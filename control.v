==> flow/design.v <==
module alu(
    input   [7:0]   a_in,
    input   [7:0]   b_in,
    input   [3:0]   opcode_in,
    output  [7:0]   ans_out
);
    reg  [7:0] ans;
    assign ans_out = ans;
    always @ (*) begin
        case(opcode_in)
            4'h0: ans =   8'bz;                          
            4'h1: ans =   a_in;                          
            4'h2: ans =   a_in + 8'd1;                   
            4'h3: ans =   a_in + b_in;                   
            4'h4: ans =   a_in - b_in;                   
            4'h5: ans =   a_in - 8'd1;                   
            4'h6: ans =  ~a_in;                          
            4'h7: ans =   a_in &  b_in;                  
            4'h8: ans = ~(a_in &  b_in);                 
            4'h9: ans =   a_in |  b_in;                  
            4'ha: ans = ~(a_in |  b_in);                 
            4'hb: ans =   a_in ^  b_in;                  
            4'hc: ans =   a_in ~^ b_in;                  
            4'hd: ans =  (a_in >  b_in) ? a_in : b_in;   
            4'he: ans =  (a_in <  b_in) ? a_in : b_in;   
            4'hf: ans =  (a_in == b_in) ? a_in : 8'bz;   
            default: ans = 8'bz;                         
        endcase        
    end
endmodule
module control(
    input  [20:0] opcode_in,
    input         en_in,
    input         clk_in,
    input         rst_in,
    output [7:0]  ans_out
);
    reg  [7:0]  accumulator;
    reg  [7:0]  rhs;
    wire [7:0]  results;
    assign ans_out = (en_in == 1'b1) ? accumulator : 8'bz;
    always @ (*) begin
        case(opcode_in[20])
            1'b0: rhs = opcode_in[19:12];
            1'b1: rhs = accumulator;
        endcase
    end 
    always @ (posedge clk_in) begin
        if(rst_in == 1'b1)
            accumulator <= 8'b0;
        else
            accumulator <= (en_in == 1'b1) ? results : accumulator;
    end
    alu _alu(
        .a_in(opcode_in[11:4]),
        .b_in(rhs),
        .opcode_in(opcode_in[3:0]),
        .ans_out(results)
    );
endmodule
**Reports on control**

What the tools print for control, step after step.
Lines are those of the file above, counted from 1.
Library cell names are shortened.
A cell with n/a has no value.

- Design top: control
- Clock: clk_in
- Library: sky130hd
- Corner: tt_025C_1v80

**After elaboration**

Source: Yosys, flattened and elaborated, memories not mapped. Widths are those after wreduce. Registers that Yosys merges into a memory's read port (data or address) are not register bits. Print and check cells do not count. Equal cells are merged and count once.

- Equality and inequality tests: 16
- $add $sub $neg: 4
- Mux-type cells: 6
- Magnitude comparators: 2
- Bitwise gates (word level): 8
- Reduce/logical cells: 1

Operators by type and width:

| operator | number |
|---|---|
| 8-bit parallel mux with 16-bit select | 1 |
| 4-bit == test (second input constant) | 8 |
| 8-bit two-way mux | 4 |
| 8-bit inverter | 3 |
| 4-bit by 3-bit == test with 1-bit output (second input constant) | 4 |
| 8-bit parallel mux with 2-bit select | 1 |
| 4-bit by 2-bit == test with 1-bit output (second input constant) | 2 |
| 8-bit by 1-bit adder with 8-bit output (second input constant) | 1 |
| 8-bit by 1-bit subtractor with 8-bit output (second input constant) | 1 |
| 8-bit adder | 1 |
| 8-bit subtractor | 1 |
| 8-bit greater-than comparator | 1 |
| 8-bit less-than comparator | 1 |
| 8-bit == test | 1 |
| 8-bit bitwise AND | 1 |
| 8-bit OR | 1 |
| 8-bit bitwise XNOR | 1 |
| 8-bit bitwise XOR | 1 |
| 4-bit by 1-bit == test with 1-bit output (second input constant) | 1 |
| 4-bit logical NOT | 1 |
| 1-bit inverter | 1 |

- Flip-flop bits (word level): 8
- Elaborated cells: 38
- Input bits: 24
- Output and inout port bits: 8

**Depth**

Longest topological path by Yosys (ltp), each cell counted once; first at word level (registers and memories cut), then after technology mapping (sequential cells cut; the memories' decode and read muxes count).

- Depth in word-level cells: 5
- ABC_AREA: 0
- Depth in mapped cells: 15
- Gate-level depth less buffers: 14

**Mapped cells and area**

Source: synth_stat.txt of the flow (Yosys; design flattened, memories mapped). It holds for the ABC_AREA given above (unset counts as 0); a run with the other value may have another netlist.

Cells by type:

| cell | number | area in all (um^2) |
|---|---|---|
| ha_1 | 33 | 412.896 |
| dfxtp_1 | 8 | 160.154 |
| mux2i_1 | 15 | 150.144 |
| o21ai_0 | 29 | 145.139 |
| a21oi_1 | 24 | 120.115 |
| nand2_1 | 32 | 120.115 |
| nor2_1 | 28 | 105.101 |
| inv_1 | 27 | 101.347 |
| xnor2_1 | 11 | 96.342 |
| a211oi_1 | 11 | 82.579 |
| o211ai_1 | 7 | 52.55 |
| a221o_1 | 5 | 50.048 |
| buf_2 | 10 | 50.048 |
| nand2b_1 | 7 | 43.792 |
| o22ai_1 | 7 | 43.792 |
| fa_1 | 2 | 40.038 |
| nand3_1 | 8 | 40.038 |
| nor3_1 | 8 | 40.038 |

Other cell types: 42; their cells: 92.

- Standard cells after synthesis: 364
- Area of sequential cells: 0.0001602 mm^2
- Flip-flop cells: 8
- Buffer cells: 18
- Synthesis area: 0.00258 mm^2

The figures by module come from a second, unflattened synthesis with its own total; it is not the netlist above.

- Cells (unflattened synthesis): 353
- Area total of the unflattened synthesis: 0.0026037 mm^2

Rows give one instance, submodules left out.

By module:

| module | area (mm^2) | cells | instances | seq. area (mm^2) |
|---|---|---|---|---|
| alu | 0.0021871 | 318 | 1 | 0 |
| control | 0.0004166 | 35 | 1 | 0.0001602 |

**Path before layout**

OpenSTA on the mapped netlist: ideal clock, no wires. The path of least setup slack (recovery checks aside). Input and output delay are each 20% of the period. Register names are those of the netlist, which keeps one name where synthesis merged equal registers.

- Path kind: input to register
- Start: input port opcode_in[20]
- End: register accumulator[3]
- Input delay: 870 ps
- Setup time: 119 ps
- Path slack: 469 ps
- Delay of the path: 3011 ps
- Data arrival time: 3762 ps
- Stages: 13
- Data required time: 4231 ps
- Path buffers: 2
- Time at the first pin: 870 ps
- Clock period: 4350 ps
- Synthesis period reached: 3881 ps

"delay of the path" = arrival - input delay + setup time.
"stages" counts driving pins, that of a launching flip-flop among them; a cell with two outputs on the path counts twice.
"synthesis period reached" is the clock period less the worst setup slack; recovery checks do not enter. This is arithmetic on one report: input and output delays are still those of the set period (20% each).
Between the ends stands the longest chain of elaborated cells between them, by number of cells; it is not shown to be the way that was timed. Of several equally long chains one is given.
A line is the first line of the expression or statement that the cell stems from. Yosys adds cells for indexed reads and writes and turns some case tables into memories.

- Cells stage by stage: buf_2 -> buf_2 -> mux2i_1 -> ha_1 -> o21ai_0 -> ha_1 -> nor2b_1 -> o21a_1 -> or3_1 -> a311oi_1 -> o21ai_1 -> a211oi_1 -> o21ai_1
- Length of the longest elaborated chain: 5
- Elaborated cells on any way between the ends: 17
- Classes of those cells: 2 x add/sub; 2 x compare; 1 x eq/ne; 5 x mux; 7 x logic

RTL lines, path post-synthesis:

| what | line | text |
|---|---|---|
| start, declared | 32 | `input  [20:0] opcode_in,` |
| 1-bit inverter | 43 | `case(opcode_in[20])` |
| 8-bit parallel mux with 2-bit select | 43 |  |
| 8-bit less-than comparator | 25 | `4'he: ans =  (a_in <  b_in) ? a_in : b_in;` |
| 8-bit two-way mux | 25 |  |
| 8-bit parallel mux with 16-bit select | 10 | `case(opcode_in)` |
| end, assigned | 50 | `accumulator <= 8'b0;` |
| end, assigned | 52 | `accumulator <= (en_in == 1'b1) ? results : accumulator;` |
| end, declared | 38 | `reg  [7:0]  accumulator;` |

**Worst path after layout**

Path of least setup slack in the final report of run A (OpenROAD, finished layout, wires in). Where an end is a register, its clock arrival counts in the times.
The report prints the path's times to 10 ps; the period is as set.

- Path kind: input to register
- Start: input port opcode_in[20]
- End: register accumulator[2]
- Stages: 13
- Data required time: 3890 ps
- Data arrival time: 3290 ps
- Path buffers: 4
- Path slack: 590 ps
- Setup time: 110 ps
- Time at the first pin: 750 ps
- Input delay: 750 ps
- Clock period: 3760 ps

Between the ends stands the longest chain of elaborated cells between them, by number of cells; it is not shown to be the way that was timed. Of several equally long chains one is given.

- Cells stage by stage: buf_12 -> buf_12 -> mux2i_4 -> ha_4 -> o21ai_4 -> buf_4 -> fa_2 -> buf_4 -> xor2_1 -> a221o_1 -> a211oi_1 -> o211a_1 -> o21ai_1
- Length of the longest elaborated chain: 5
- Elaborated cells on any way between the ends: 17
- Classes of those cells: 2 x add/sub; 2 x compare; 1 x eq/ne; 5 x mux; 7 x logic

RTL lines, path post-layout:

| what | line | text |
|---|---|---|
| start, declared | 32 | `input  [20:0] opcode_in,` |
| 1-bit inverter | 43 | `case(opcode_in[20])` |
| 8-bit parallel mux with 2-bit select | 43 |  |
| 8-bit less-than comparator | 25 | `4'he: ans =  (a_in <  b_in) ? a_in : b_in;` |
| 8-bit two-way mux | 25 |  |
| 8-bit parallel mux with 16-bit select | 10 | `case(opcode_in)` |
| end, assigned | 50 | `accumulator <= 8'b0;` |
| end, assigned | 52 | `accumulator <= (en_in == 1'b1) ? results : accumulator;` |
| end, declared | 38 | `reg  [7:0]  accumulator;` |

Subject: control on sky130hd, stored results

Hello all,

Settings and measured results of 2 stored flow runs for module control (sky130hd), not sorted in any way. The constraints put input and output delay at 20% of the set period each and load the outputs with 0.01 pF.
"achieved clock period" is the run's clock period less its worst setup slack. It is reckoned from that one timing run; input and output delays stay at 20% of the period that was set.
"time of the worst setup path" = time allowed to the worst setup path (clock period - input delay - output delay, where it has them) - its slack; a late launch clock adds to it, a late capture clock takes from it.
By "overall power" is meant OpenSTA's value without simulated activity: inputs other than the clock are taken to toggle once in ten clock periods, and the tool carries that through the logic.
"time of the worst setup path" is given in steps of 10 ps.
Among the settings, - means not set for that run.

| item | run A | run B |
|---|---|---|
| period_ns | 3.76 | 7.85 |
| CORE_UTILIZATION | 24 | 37 |
| SETUP_SLACK_MARGIN | 0.98 | 0.27 |
| PLACE_DENSITY_LB_ADDON | 0.27 | 0.0 |
| HOLD_SLACK_MARGIN | -0.07 | - |
| CORE_ASPECT_RATIO | 1.38 | - |
| CELL_PAD_IN_SITES_DETAIL_PLACEMENT | 0 | - |
| TNS_END_PERCENT | 55 | - |
| GPL_ROUTABILITY_DRIVEN | 1 | - |
| CTS_CLUSTER_SIZE | 27 | 53 |
| CTS_CLUSTER_DIAMETER | 340 | - |
| CAP_MARGIN | 0 | 15 |
| MIN_ROUTING_LAYER | met2 | - |
| CORE_MARGIN | 2 | 5 |
| SLEW_MARGIN | 20 | 5 |
| ABC_AREA | - | 0 |
| synthesized cell area (mm^2) | 0.00258 | 0.00258 |
| die footprint (mm^2) | 0.0116058 | 0.0087432 |
| standard-cell area after routing (mm^2) | 0.0040639 | 0.0030004 |
| utilization of the finished layout (%) | 38.6 | 44.2 |
| worst setup slack after layout (ps) | 595 | 2392 |
| setup total negative slack (ps) | 0 | 0 |
| worst hold slack after layout (ps) | 490 | 478 |
| overall power (mW) | 0.9804 | 0.3204 |
| achieved clock period (ps) | 3165 | 5458 |
| time of the worst setup path (ps) | 2410 | 3890 |
| kind of the worst setup path | input to register | input to register |

Thanks
